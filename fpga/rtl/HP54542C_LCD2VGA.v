==> flow/design.v <==
`default_nettype none
module HP54542C_LCD2VGA(
	input wire iw_clk,
	input wire iw_sync,
	input wire iw_r0,
	input wire iw_g0,
	input wire iw_b0,
	output wire ow_r0,
	output wire ow_g0,
	output wire ow_b0,
	output wire ow_hsync,
	output wire ow_vsync,
	output wire led_r,
	output wire led_g,
	output wire led_b
);
localparam p_hpixels_active = 640 - 1;
localparam p_vga_hfp = 16;
localparam p_vga_hsp = 96;
localparam p_vga_hbp = 48;
localparam p_vga_hpixels = p_hpixels_active + p_vga_hfp + p_vga_hsp + p_vga_hbp;  
localparam p_vpixels_active = 480 - 1;
localparam p_vga_vfp = 10;
localparam p_vga_vsp = 2;
localparam p_vga_vbp = 33;
localparam p_vga_vpixels = p_vpixels_active + p_vga_vfp + p_vga_vsp + p_vga_vbp;  
reg r_found_start = 1;
reg reset = 0;
reg [31:0] r32_clk_counter = 32'b0;
reg [31:0] r32_last_sync_pulse = 32'b0;
reg [9:0] hpos = 10'b0;
reg [9:0] vpos = 10'b0;
assign led_r = 1;
assign led_g = 1;
assign led_b = r_found_start;
assign ow_r0 = (hpos < p_hpixels_active) && (vpos < p_vpixels_active) && r_found_start ? iw_r0 : 0;
assign ow_g0 = (hpos < p_hpixels_active) && (vpos < p_vpixels_active) && r_found_start ? iw_g0 : 0;
assign ow_b0 = (hpos < p_hpixels_active) && (vpos < p_vpixels_active) && r_found_start ? iw_b0 : 0;
assign ow_hsync = !((hpos > (p_hpixels_active + p_vga_hfp)) && (hpos < (p_hpixels_active + p_vga_hfp + p_vga_hsp)));
assign ow_vsync = !((vpos > (p_vpixels_active + p_vga_vfp)) && (vpos < (p_vpixels_active + p_vga_vfp + p_vga_vsp)));
always @(posedge iw_clk)
begin
	r32_clk_counter <= reset ? 0 : r32_clk_counter + 1;
	if (reset)
	begin
		hpos <= 0;
		vpos <= 0;
		reset <= 0;
	end
	else if (hpos < p_vga_hpixels)
		hpos <= hpos + 1'b1;
	else
	begin
		hpos <= 0;
		if (vpos < p_vga_vpixels)
			vpos <= vpos + 1'b1;
		else
			vpos <= 0;
	end
	if (iw_sync)
		r32_last_sync_pulse <= 0;
	else
		r32_last_sync_pulse <= r32_last_sync_pulse + 1;
		if (r32_last_sync_pulse == (p_vga_hpixels) * ((p_vga_vfp + p_vga_vsp + p_vga_vbp - 1)) + 1003)  
		begin
			reset <= 1;
			if (!r_found_start)
				r_found_start <= 0;
		end
end
endmodule
* Tool chain data of HP54542C_LCD2VGA
The steps from the RTL of HP54542C_LCD2VGA to its reports follow in flow order. Lines are those of the file above, counted from 1. Operators carry their Yosys type and port widths (W data, S select, Z words). The mark - stands for no value.
Design: design top HP54542C_LCD2VGA, clock iw_clk, library sky130hd, library corner tt_025C_1v80

* Elaborated design
Counts by Yosys on the flattened word-level netlist (proc, flatten, opt, wreduce; memories kept). Register bits leave out memories and registers merged into their read ports (data or address); mux counts leave out enables and synchronous resets folded into registers. Print and check cells are left out. Cells with the same type and inputs are merged into one.
Word-level totals: bits in registers 54, cells after elaboration 30
Operators by class: equal/unequal tests 1, bitwise gates (word level) 1, mux-type cells 5, reductions and logical operators 7, add/sub/neg operators 3, order comparisons 8
Operator list (count):
- $lt A10 B10 Y1 const B | 4
- $add A32 B1 Y32 const B | 1
- $eq A32 B16 Y1 const B | 1
- $add A10 B1 Y10 const B | 2
- $lt A10 B9 Y1 const B | 2
- $gt A10 B10 Y1 const B | 1
- $gt A10 B9 Y1 const B | 1
- $mux W10 | 1
- $logic_and A1 B1 Y1 | 4
- $mux W1 | 4
- $logic_not A1 Y1 | 2
- $reduce_or A2 Y1 | 1
- $not A1 Y1 | 1

* Logic depth
Longest topological path by Yosys (ltp), each cell counted once; first at word level (registers and memories cut), then after technology mapping (sequential cells cut; the memories' decode and read muxes count).
Logic depth: depth in word-level cells 4, ABC_AREA 0, gate-level depth with buffers 6, mapped depth without buffers 5

* After synthesis
The flow's flattened synthesis, as Yosys stat reports it; memories are mapped. The netlist is that of the ABC_AREA named above (0 if unset); the other value can give another one. Totals and module areas in this step are rounded.
Synthesis totals: buffer cells 10, area of sequential cells 0.0011 mm^2, cells in the netlist 300, flip-flop cells 53, mapped area 0.0026 mm^2
Cell types:
- sky130_fd_sc_hd__dfxtp_1 | count 53, area in all 1.06E+03 um^2
- sky130_fd_sc_hd__a21oi_1 | count 27, area in all 135.13 um^2
- sky130_fd_sc_hd__or4_1 | count 18, area in all 135.13 um^2
- sky130_fd_sc_hd__xnor2_1 | count 13, area in all 113.859 um^2
- sky130_fd_sc_hd__nor2_1 | count 28, area in all 105.101 um^2
- sky130_fd_sc_hd__o31ai_1 | count 14, area in all 105.101 um^2
- sky130_fd_sc_hd__nand3_1 | count 19, area in all 95.091 um^2
- sky130_fd_sc_hd__xor2_1 | count 8, area in all 70.067 um^2
- sky130_fd_sc_hd__nand2_1 | count 17, area in all 63.811 um^2
- sky130_fd_sc_hd__ha_1 | count 5, area in all 62.56 um^2
- sky130_fd_sc_hd__nand4_1 | count 9, area in all 56.304 um^2
- sky130_fd_sc_hd__nor4_1 | count 9, area in all 56.304 um^2
- sky130_fd_sc_hd__and2_1 | count 8, area in all 50.048 um^2
- sky130_fd_sc_hd__or3_1 | count 7, area in all 43.792 um^2
- sky130_fd_sc_hd__o21ai_0 | count 8, area in all 40.038 um^2
- sky130_fd_sc_hd__and4_1 | count 4, area in all 35.034 um^2
- sky130_fd_sc_hd__nor3_1 | count 6, area in all 30.029 um^2
- sky130_fd_sc_hd__nand4bb_4 | count 1, area in all 27.526 um^2
Not listed: further types 29, cells in them 46.

* Timing after synthesis
Path of least setup slack by OpenSTA after synthesis, without wires, with an ideal clock, recovery checks aside; 20% of the period is set as input and as output delay. Where synthesis merged equal registers, the netlist keeps one of their names.
Path after synthesis: path type reg-to-output, start point register vpos[1], end point output port ow_vsync, clock period 2.41 ns, setup slack 0.317 ns, delay of the path 1.611 ns, driving pins on the path 5, arrival 1.611 ns, path buffers 0, required time 1.928 ns, period reached after synthesis 2.093 ns
"delay of the path" = arrival - input delay + setup time. A path that ends at an output port has no setup time. "driving pins on the path": output pins that drive a net of the path, with the launching flip-flop's if there is one; two outputs of one cell count as two. "period reached after synthesis" is the clock period less the worst setup slack; recovery checks do not enter. This is arithmetic on one report: input and output delays are still those of the set period (20% each). Between the ends stands the longest chain of elaborated cells between them, by number of cells; it is not shown to be the way that was timed. Of several equally long chains one is given. A line is the first line of the expression or statement that the cell stems from. Yosys adds cells for indexed reads and writes and turns some case tables into memories. A register here has more assigning lines than the two given.
Between the ends, after synthesis: cells stage by stage sky130_fd_sc_hd__dfxtp_1 > sky130_fd_sc_hd__inv_1 > sky130_fd_sc_hd__ha_1 > sky130_fd_sc_hd__or4_1 > sky130_fd_sc_hd__or4_1, length of the longest elaborated chain 3, elaborated cells on any way between the ends 4, those cells by class compare: 2; reduce/logical: 2
Ends and longest elaborated chain, after synthesis:
- start, declared | RTL line 32 | reg [9:0] vpos = 10'b0;
- start, assigned | RTL line 47 | vpos <= 0;
- start, assigned | RTL line 56 | vpos <= vpos + 1'b1;
- $gt A10 B9 Y1 | RTL line 40 | assign ow_vsync = !((vpos > (p_vpixels_active + p_vga_vfp)) && (vpos < (p_vpixels_active + p_vga_vfp + p_vga_v ...
- $logic_and A1 B1 Y1 | RTL line 40
- $logic_not A1 Y1 | RTL line 40
- end, declared | RTL line 12 | output wire ow_vsync,

* Path in the finished layout
From the final timing report of record 1: the path of least setup slack in the routed layout; clock arrival at registers is part of the times.
Path post-layout: path type reg-to-output, start point register vpos[1], end point output port ow_b0, clock period 1.53 ns, arrival 2.02 ns, path buffers 3, setup slack -0.80 ns, driving pins on the path 9, required time 1.22 ns
Between the ends stands the longest chain of elaborated cells between them, by number of cells; it is not shown to be the way that was timed. Of several equally long chains one is given. A register here has more assigning lines than the two given.
Between the ends, post-layout: cells stage by stage sky130_fd_sc_hd__dfxtp_4 > sky130_fd_sc_hd__ha_4 > sky130_fd_sc_hd__and4_1 > sky130_fd_sc_hd__o2111a_1 > sky130_fd_sc_hd__a211oi_2 > sky130_fd_sc_hd__buf_4 > sky130_fd_sc_hd__buf_6 > sky130_fd_sc_hd__and2_4 > sky130_fd_sc_hd__buf_6, length of the longest elaborated chain 4, elaborated cells on any way between the ends 4, those cells by class compare: 1; mux: 1; reduce/logical: 2
Ends and longest elaborated chain, post-layout:
- start, declared | RTL line 32 | reg [9:0] vpos = 10'b0;
- start, assigned | RTL line 47 | vpos <= 0;
- start, assigned | RTL line 56 | vpos <= vpos + 1'b1;
- $lt A10 B9 Y1 | RTL line 38 | assign ow_b0 = (hpos < p_hpixels_active) && (vpos < p_vpixels_active) && r_found_start ? iw_b0 : 0;
- $logic_and A1 B1 Y1 x2 | RTL line 38
- $mux W1 | RTL line 38
- end, declared | RTL line 10 | output wire ow_b0,

Subject: HP54542C_LCD2VGA on sky130hd, stored results

Hello all,

Design HP54542C_LCD2VGA on sky130hd. What follows are 2 stored runs of the flow, each under its own settings; their order means nothing. The constraints put input and output delay at 20% of the set period each and load the outputs with 0.01 pF.
"achieved clock period" = clock period - worst setup slack. The figure is calculated, with input and output delays left at 20% of the set period.
Measured values are rounded.
[record 1] settings: period_ns=1.53, CORE_UTILIZATION=57, SETUP_SLACK_MARGIN=-0.11, PLACE_DENSITY=0.78, HOLD_SLACK_MARGIN=-0.06, CORE_ASPECT_RATIO=0.53, GPL_ROUTABILITY_DRIVEN=1, CAP_MARGIN=15, MIN_ROUTING_LAYER=met1, MAX_ROUTING_LAYER=met5, CORE_MARGIN=2, SLEW_MARGIN=20
[record 1] result: chip area after synthesis (Yosys) 0.0026 mm^2, die area 0.0052 mm^2, standard-cell area of the final layout 0.004 mm^2, utilization 0.93, worst setup slack after layout -0.80 ns, total negative slack -9.8 ns, achieved clock period 2.326 ns
[record 2] settings: period_ns=2.96, CORE_UTILIZATION=39, PLACE_DENSITY_LB_ADDON=0.08, CELL_PAD_IN_SITES_GLOBAL_PLACEMENT=2, CELL_PAD_IN_SITES_DETAIL_PLACEMENT=1, CTS_CLUSTER_DIAMETER=176, CAP_MARGIN=40, SLEW_MARGIN=5, CORE_MARGIN=2
[record 2] result: chip area after synthesis (Yosys) 0.0026 mm^2, die area 0.0074 mm^2, standard-cell area of the final layout 0.0029 mm^2, utilization 0.45, worst setup slack after layout 0.14 ns, total negative slack 0.000 ns, achieved clock period 2.821 ns

Thanks
